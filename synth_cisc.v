==> flow/design.v <==
`timescale 1ns / 1ps
module synth_cisc(
    input clk,
    input rst,
    input [15:0] edb,
    output reg signed [15:0] eab
    );
    reg [17:0] cntrl;
    reg [2:0] srcA,srcB;
    reg [1:0] destA;
    reg [2:0] destB;
    reg signed [15:0] busA,busB;
    reg signed [15:0] pc,t1,t2,di,do,irf,ire;
    reg signed [15:0] reg_file [0:15];
    reg zero,overflow,sign,carry;
    reg signed [15:0] ao;
    reg signed [16:0] aluout;
    reg signed [15:0] alua,alub;
    always@(pc,t1,t2,cntrl[17:15],ire)                                   
    begin
    case(cntrl[17:15])
    3'b011:busA=pc;
    3'b101:busA=t1;
    3'b010:busA=reg_file[ire[3:0]];
    3'b110:busA=t2;    
    3'b001:busA=reg_file[ire[9:6]];
    3'b000:busA=16'd0;
    default: busA=16'd0;
    endcase
    end
    always@(di,t1,t2,cntrl[12:10])                                   
    begin
    case(cntrl[12:10])
    3'b111:busB=di;
    3'b010:busB=reg_file[ire[3:0]];
    3'b101:busB=t1;
    3'b110:busB=t2;
    3'b001:busB=reg_file[ire[9:6]];
    3'b000:busB=16'd0;
    default: busB=16'd0;
    endcase
    end
    always@(posedge clk,posedge rst)
    begin
    if(rst==1)
    begin
    pc<=0;
    t2<=0;
    end
    else if(cntrl[14:13]!=2'b00)
    begin
        case(cntrl[14:13])
        2'b11:pc<=busA;
        2'b01:t2<=busA;
        2'b10:reg_file[ire[3:0]]<=busA;
        endcase
    end
    else if(cntrl[9:7]!=3'b000)
    begin
        case(cntrl[9:7])
        3'b100:t2<=busB;
        3'b011:pc<=busB;
        3'b101:begin
        t2<=busB;
        reg_file[ire[9:6]]<=busB;
        end
        3'b110:begin
        t2<=busB;
        reg_file[ire[3:0]]<=busB;
        end
        3'b010: reg_file[ire[3:0]]<=busB;
        3'b001: reg_file[ire[9:6]]<=busB;
        endcase    
    end
    end
    always@(busA,busB,cntrl[6:4])
    begin
    case(cntrl[6:4])
    3'b001: aluout=busA+16'd1;
    3'b010: aluout=busA+busB;
    3'b110: begin
            case(ire[15:10])
            6'b001100: aluout=busA+busB;
            6'b010100: aluout=busA-busB;
            6'b011100: aluout=busA&busB;
            6'b000101: aluout=busA-busB;
            default: aluout=busA+busB;
            endcase
            end
    3'b100: aluout=busA+16'd0;
    3'b011: aluout=busA+-16'd1;
    3'b000: aluout=busA+16'd0;
    default: aluout=busA+16'd0;
    endcase
    end
    always@(posedge clk,posedge rst)
    begin
    if(rst==1)
    begin
        zero<=1'b0;
        overflow<=1'b0;
        sign<=1'b0;
        carry<=1'b0;
    end    
    else
    begin
    if((cntrl[6:4]==3'b110)||(cntrl[6:4]==3'b100))
    begin
    if(aluout==16'd0)
    zero<=1'b1;
    else
    zero<=1'b0;
    if(aluout[16]!=aluout[15])  
    overflow<=1'b1;
    else 
    overflow<=1'b0;
    if(aluout[15]==1'b1)
    sign<=1'b1;
    else
    sign<=1'b0;
    if(aluout[16]==1'b1)
    carry<=1'b1;
    else
    carry<=1'b0;
    end
    end
    end
    always@(posedge clk,posedge rst)
    begin
    if(rst==1)
    begin
    di<=16'd0;
    irf<=16'd0;
    do<=16'd0;
    end
    else
    begin
        case(cntrl[3:1])
        3'b001: di<=edb;
        3'b010: irf<=edb;
        3'b101: di<=edb;
        3'b111: do<=busA;                
        default: ;
        endcase
    end
    end
    always@(cntrl,busA,busB,rst)
    begin
    if(rst==1)
    begin
    ao<=0;
    end
    else
    begin
        case(cntrl[3:1])
        3'b001: begin
                ao<=busA;
                end
        3'b010: ao<=busA;
        3'b101: ao<=busB;
        3'b111: ao<=busB;
        3'b000: ao<=busA;
        default: ao<=busA;
        endcase
    end
    end
    always@(ao) 
    begin
    eab<=ao;
    end
    always@(posedge clk,posedge rst)
    begin
    if(rst==1)
    begin
    ire<=16'd0;
    end
    else if(cntrl[0]==1'b1)
    begin
    ire<=irf;
    end
    end
    always@(posedge clk,posedge rst)
    begin
    if(rst==1)
    begin
    t1<=16'd0;
    end
    else 
    begin
    t1<=aluout;
    end 
    end
reg [4:0] cntrl_addr;
reg [4:0] ib,sb,bc;
always@(cntrl_addr)
begin
case(cntrl_addr)
5'd1:cntrl<=18'b001_00_010_000_110_000_0;   
5'd2:cntrl<=18'b011_00_101_010_001_010_0;   
5'd3:cntrl<=18'b011_00_000_000_001_001_0;   
5'd4:cntrl<=18'b101_11_000_000_000_000_0;   
5'd5:cntrl<=18'b010_00_111_000_010_000_0;   
5'd6:cntrl<=18'b101_01_000_000_000_001_0;   
5'd7:cntrl<=18'b000_00_010_100_000_101_0;   
5'd8:cntrl<=18'b011_00_111_101_001_010_0;   
5'd9:cntrl<=18'b110_00_101_011_100_000_1;   
5'd10:cntrl<=18'b001_00_110_000_100_111_0;   
5'd11:cntrl<=18'b011_00_111_100_001_010_0;  
5'd12:cntrl<=18'b001_00_111_000_110_000_0;  
5'd13:cntrl<=18'b101_00_110_000_000_111_0;  
5'd14:cntrl<=18'b010_00_000_000_001_010_0;  
5'd15:cntrl<=18'b000_00_101_011_000_000_1;  
5'd16:cntrl<=18'b011_00_000_000_001_010_0;  
default: cntrl<=18'd0;
endcase
end
always@(ire)
begin
if(ire[15:10]==000101)
ib<=5'd14;
else
begin
case(ire[5:4])
2'b00:ib<=5'd1; 
2'b01:ib<=5'd7; 
2'b10:ib<=5'd3; 
default:ib<=5'd0;
endcase
end
case(ire[15:10])
6'b000_001:sb<=5'd8; 
6'b000_010:sb<=5'd10; 
6'b000_011:sb<=5'd11; 
6'b001_100:sb<=5'd12; 
6'b010_100:sb<=5'd12; 
6'b011_100:sb<=5'd12; 
default: sb<=5'd0;
endcase
end
always@(posedge clk,posedge rst)
begin
if(rst==1)
    cntrl_addr<=5'd0;
else
begin
case(cntrl)
18'd0:cntrl_addr<=ib;
18'b001_00_010_000_110_000_0:cntrl_addr<=5'd2;   
18'b011_00_101_010_001_010_0:cntrl_addr<=5'd15;   
18'b011_00_000_000_001_001_0:cntrl_addr<=5'd4;   
18'b101_11_000_000_000_000_0:cntrl_addr<=5'd5;   
18'b010_00_111_000_010_000_0:cntrl_addr<=5'd6;   
18'b101_01_000_000_000_001_0:cntrl_addr<=sb;   
18'b000_00_010_100_000_101_0:cntrl_addr<=sb;   
18'b011_00_111_101_001_010_0:cntrl_addr<=5'd9;   
18'b110_00_101_011_100_000_1:cntrl_addr<=ib;   
18'b001_00_110_000_100_111_0:cntrl_addr<=5'd16;   
18'b011_00_111_100_001_010_0:cntrl_addr<=5'd9;  
18'b001_00_111_000_110_000_0:cntrl_addr<=5'd13;  
18'b101_00_110_000_000_111_0:cntrl_addr<=5'd16;  
18'b010_00_000_000_001_010_0:cntrl_addr<=bc;  
18'b000_00_101_011_000_000_1:cntrl_addr<=ib;  
18'b011_00_000_000_001_010_0:cntrl_addr<=5'd15;  
default:cntrl_addr<=5'd0;
endcase
end
end
always@(zero)
begin
if(zero==1)
bc<=5'd15;
else
bc<=5'd16;
end
endmodule
# == From RTL to reports: synth_cisc ==
# The steps from the RTL of synth_cisc to its reports follow in flow order.
# Line numbers count from 1 in the design file above.
# Operators carry their Yosys type and port widths (W data, S select, Z words).
# Cell names lack the library's common part.
# A cell with n/a has no value.
# inputs
top,synth_cisc
clock_port,clk
lib,sky130hd
corner,tt_025C_1v80

# == Word level ==
# Counts by Yosys on the flattened word-level netlist (proc, flatten, opt, wreduce). Print and check cells are left out. Cells with the same type and inputs are merged into one.
# Yosys's memory passes give these memory sizes; they may raise the number of words (mostly to a power of two), join words into wider ones and drop unused or constant bits.
# bits
n_memories,1
latchBits,0
romBits,576
register_bits,358
output_inout_bits,16
mem_bits_rw,0
clocked_rd_ports_x_width,0
word_cells,340
input_bits,18
# classes
n_cmp,0
shift,0
add_sub_neg,4
n_mux,133
n_eq,134
n_reduce_logical,42
mul,0
logic,2
n_div,0
# memory_table
memory,size,width,read_ports,wr,line_no,text
(no name shown),32,18,1,0,197,case(cntrl_addr)
# ops
operator,n
$mux W16,106
$pmux W16 S2,16
$pmux W16 S16,2
$pmux W16 S5,2
$ne A4 B3 Y1 const B,32
$eq A18 B17 Y1 const B,7
$reduce_and A7 Y1,16
$eq A18 B18 Y1 const B,4
$pmux W17 S4,1
$eq A4 B4 Y1 const B,16
$pmux W5 S11,1
$eq A18 B16 Y1 const B,3
$ne A2 B1 Y1 const B,19
$eq A3 B3 Y1 const B,12
$pmux W17 S2,1
$eq A4 B3 Y1 const B,8
$eq A3 B2 Y1 const B,8
$eq A18 B12 Y1 const B,1
$eq A18 B13 Y1 const B,1
$logic_not A18 Y1,1
$reduce_or A2 Y1,9
$add A16 B1 Y17 const B,1
$add A16 B16 Y17,1
$sub A16 B16 Y17,1
$add A16 B17 Y17 const B,1
$logic_not A17 Y1,1
$and A16 B16 Y16,1
$eq A4 B2 Y1 const B,4
# Not listed: further kinds 22, cells in them 39.

# == Longest topological paths ==
# Longest topological path by Yosys (ltp), each cell counted once; first at word level (registers and memories cut), then after technology mapping (sequential cells cut; the memories' decode and read muxes count).
# logic_depth
word_depth,8
abc_area,0
mapped_depth,30
ltp_nobuf,28

# == Mapped cells and area ==
# Source: synth_stat.txt of the flow (Yosys; design flattened, memories mapped). It holds for the ABC_AREA given above (unset counts as 0); a run with the other value may have another netlist.
# Totals and module areas in this step are rounded.
# by_type
cell_type,n,type_area_um2
edfxtp_1,256,7.69E+03
dfrtp_1,102,2.55E+03
mux2_2,89,1E+03
a22oi_1,124,930.893
ha_1,67,838.304
nand2_1,160,600.576
nor2_1,148,555.533
a221oi_1,62,543.021
a21oi_1,100,500.48
o21ai_0,86,430.413
clkbuf_1,103,386.621
a22o_1,44,385.37
inv_1,97,364.099
nand3_1,67,335.322
mux2i_1,27,270.259
nor3_1,45,225.216
nand4_1,31,193.936
and2_1,28,175.168
# Not listed: further types 79, cells in them 443.
# synth_totals
ff_cells,358
cell_count,2079
area_um2,21450

# == Worst setup path after synthesis ==
# Path of least setup slack by OpenSTA after synthesis, without wires, with an ideal clock, recovery checks aside; 20% of the period is set as input and as output delay. Where synthesis merged equal registers, the netlist keeps one of their names.
# synth_timing
kind,register to register
from,register cntrl_addr[1]
to,register zero
launch_ns,0.000
t_arrival_ns,5.630
tclk_ns,6.66
delay_ns,5.734
setup_slack_ns,0.927
stages,25
setup_time_ns,0.104
period_less_setup_slack_ns,5.733
# "delay_ns" is the arrival time less input delay plus setup time.
# "stages" counts driving pins, that of a launching flip-flop among them; a cell with two outputs on the path counts twice.
# "period_less_setup_slack_ns" = period - worst setup slack (recovery checks aside). The figure is calculated, with input and output delays left at 20% of the set period.
# The rows between start and end are the longest chain of elaborated cells between them; the timing report does not say that the signal goes this way. Where chains are equally long, one stands for them.
# Each line given opens the expression or statement behind the cell; cells for indexed reads and writes are added by Yosys, which also makes memories of some case tables.
# The chain passes a memory read, where the word-level depth is cut; so it can be longer than that depth.
# At most two assigning lines are given for a register; there are more.
# synth_via
path_cell_list,dfrtp_1 -> inv_1 -> ha_1 -> or2_2 -> o211ai_1 -> o31ai_1 -> a21boi_1 -> ha_1 -> and2_1 -> clkbuf_1 -> clkbuf_1 -> a22oi_1 -> a31oi_1 -> ha_1 -> clkbuf_1 -> a21oi_1 -> nor2_1 -> o21ba_2 -> or4_1 -> o41a_1 -> o21ai_1 -> xnor2_1 -> a221oi_1 -> a32oi_1 -> o41ai_2
elab_chain_cells,8
# synth_rtl
element,line_no,text
"start, declared",193,reg [4:0] cntrl_addr;
"start, assigned",247,18'd0:cntrl_addr<=ib;
"start, assigned",253,18'b101_01_000_000_000_001_0:cntrl_addr<=sb;
$mem_v2 Z32 W18,197,case(cntrl_addr)
$eq A3 B1 Y1,21,case(cntrl[17:15])
$pmux W16 S5,21,
$add A16 B16 Y17,87,default: aluout=busA+busB;
$pmux W17 S2,82,case(ire[15:10])
$pmux W17 S4,78,case(cntrl[6:4])
$logic_not A17 Y1,109,if(aluout==16'd0)
$mux W1,109,
"end, assigned",110,zero<=1'b1;
"end, assigned",112,zero<=1'b0;
"end, declared",15,"reg zero,overflow,sign,carry;"
# Nets of the timed path that keep an RTL name, with a line that drives or declares them; the list need not be complete.
# synth_nets
signal,line_no
aluout[15],78

# == Worst path after layout ==
# Path of least setup slack in the final report of stored run 1 (OpenROAD, finished layout, wires in). Where an end is a register, its clock arrival counts in the times.
# layout_timing
kind,register to output
from,register ire[3]
to,output port eab[14]
launch_ns,0.58
setup_slack_ns,1.84
t_arrival_ns,5.40
output_delay_ns,1.81
stages,14
tclk_ns,9.05
# The rows between start and end are the longest chain of elaborated cells between them; the timing report does not say that the signal goes this way. Where chains are equally long, one stands for them.
# layout_via
path_cell_list,dfrtp_1 -> buf_4 -> nand2b_1 -> nor2_1 -> buf_4 -> a22oi_1 -> nand4_1 -> o22ai_1 -> nor2_1 -> a21oi_1 -> a31oi_1 -> mux2i_1 -> nor2_1 -> clkdlybuf4s50_1
elab_chain_cells,5
# layout_rtl
element,line_no,text
"start, declared",13,"reg signed [15:0] pc,t1,t2,di,do,irf,ire;"
"start, assigned",175,ire<=16'd0;
"start, assigned",179,ire<=irf;
$eq A4 B4 Y1,24,3'b010:busA=reg_file[ire[3:0]];
$pmux W16 S16,24,
$pmux W16 S5,21,case(cntrl[17:15])
$mux W16,155,case(cntrl[3:1])
$mux W16,149,if(rst==1)
"end, declared",6,output reg signed [15:0] eab

# Settings and measured results of 2 stored flow runs for module synth_cisc (sky130hd), not sorted in any way. The constraints put input and output delay at 20% of the set period each and load the outputs with 0.01 pF.
# By "period_reached_ns" is meant the clock period of the run minus its worst setup slack. This is arithmetic on one report: input and output delays are still those of the set period (20% each).
# "worst_path_ns" means the part of the period allowed to the worst setup path (the constraints hold back 20% at inputs and 20% at outputs) less its slack; where the path has registers, the arrival times of their clocks count too.
# By "final_power_w" is meant OpenSTA's value without simulated activity: inputs other than the clock are taken to toggle once in ten clock periods, and the tool carries that through the logic.
# Values from the reports are rounded here.
# A setting shown as - is not set for that run.
name,stored run 1,stored run 2
period_ns,9.05,11.3
CORE_UTILIZATION,32,18
SETUP_SLACK_MARGIN,1.73,-0.53
PLACE_DENSITY_LB_ADDON,0.24,0.01
CORE_ASPECT_RATIO,0.7,-
CELL_PAD_IN_SITES_GLOBAL_PLACEMENT,2,-
CELL_PAD_IN_SITES_DETAIL_PLACEMENT,1,1
GPL_TIMING_DRIVEN,1,0
CAP_MARGIN,5,20
CORE_MARGIN,2,2
SLEW_MARGIN,20,35
GPL_ROUTABILITY_DRIVEN,-,1
CTS_CLUSTER_SIZE,-,66
final_die_area_um2,69160,122000
period_reached_ns,7.214,8.571
ws_hold_ns,0.494,0.489
util_pct,37.5,22.7
finalCellArea_um2,24890,26840
worst_path_ns,5.40,6.31
worstPathKind,register to output,register to output
final_setup_ws_ns,1.836,2.729
final_power_w,0.01043,0.008975
timing.setup.tns_ns,0.000,0.000
synth_chip_area_um2,21450,21450
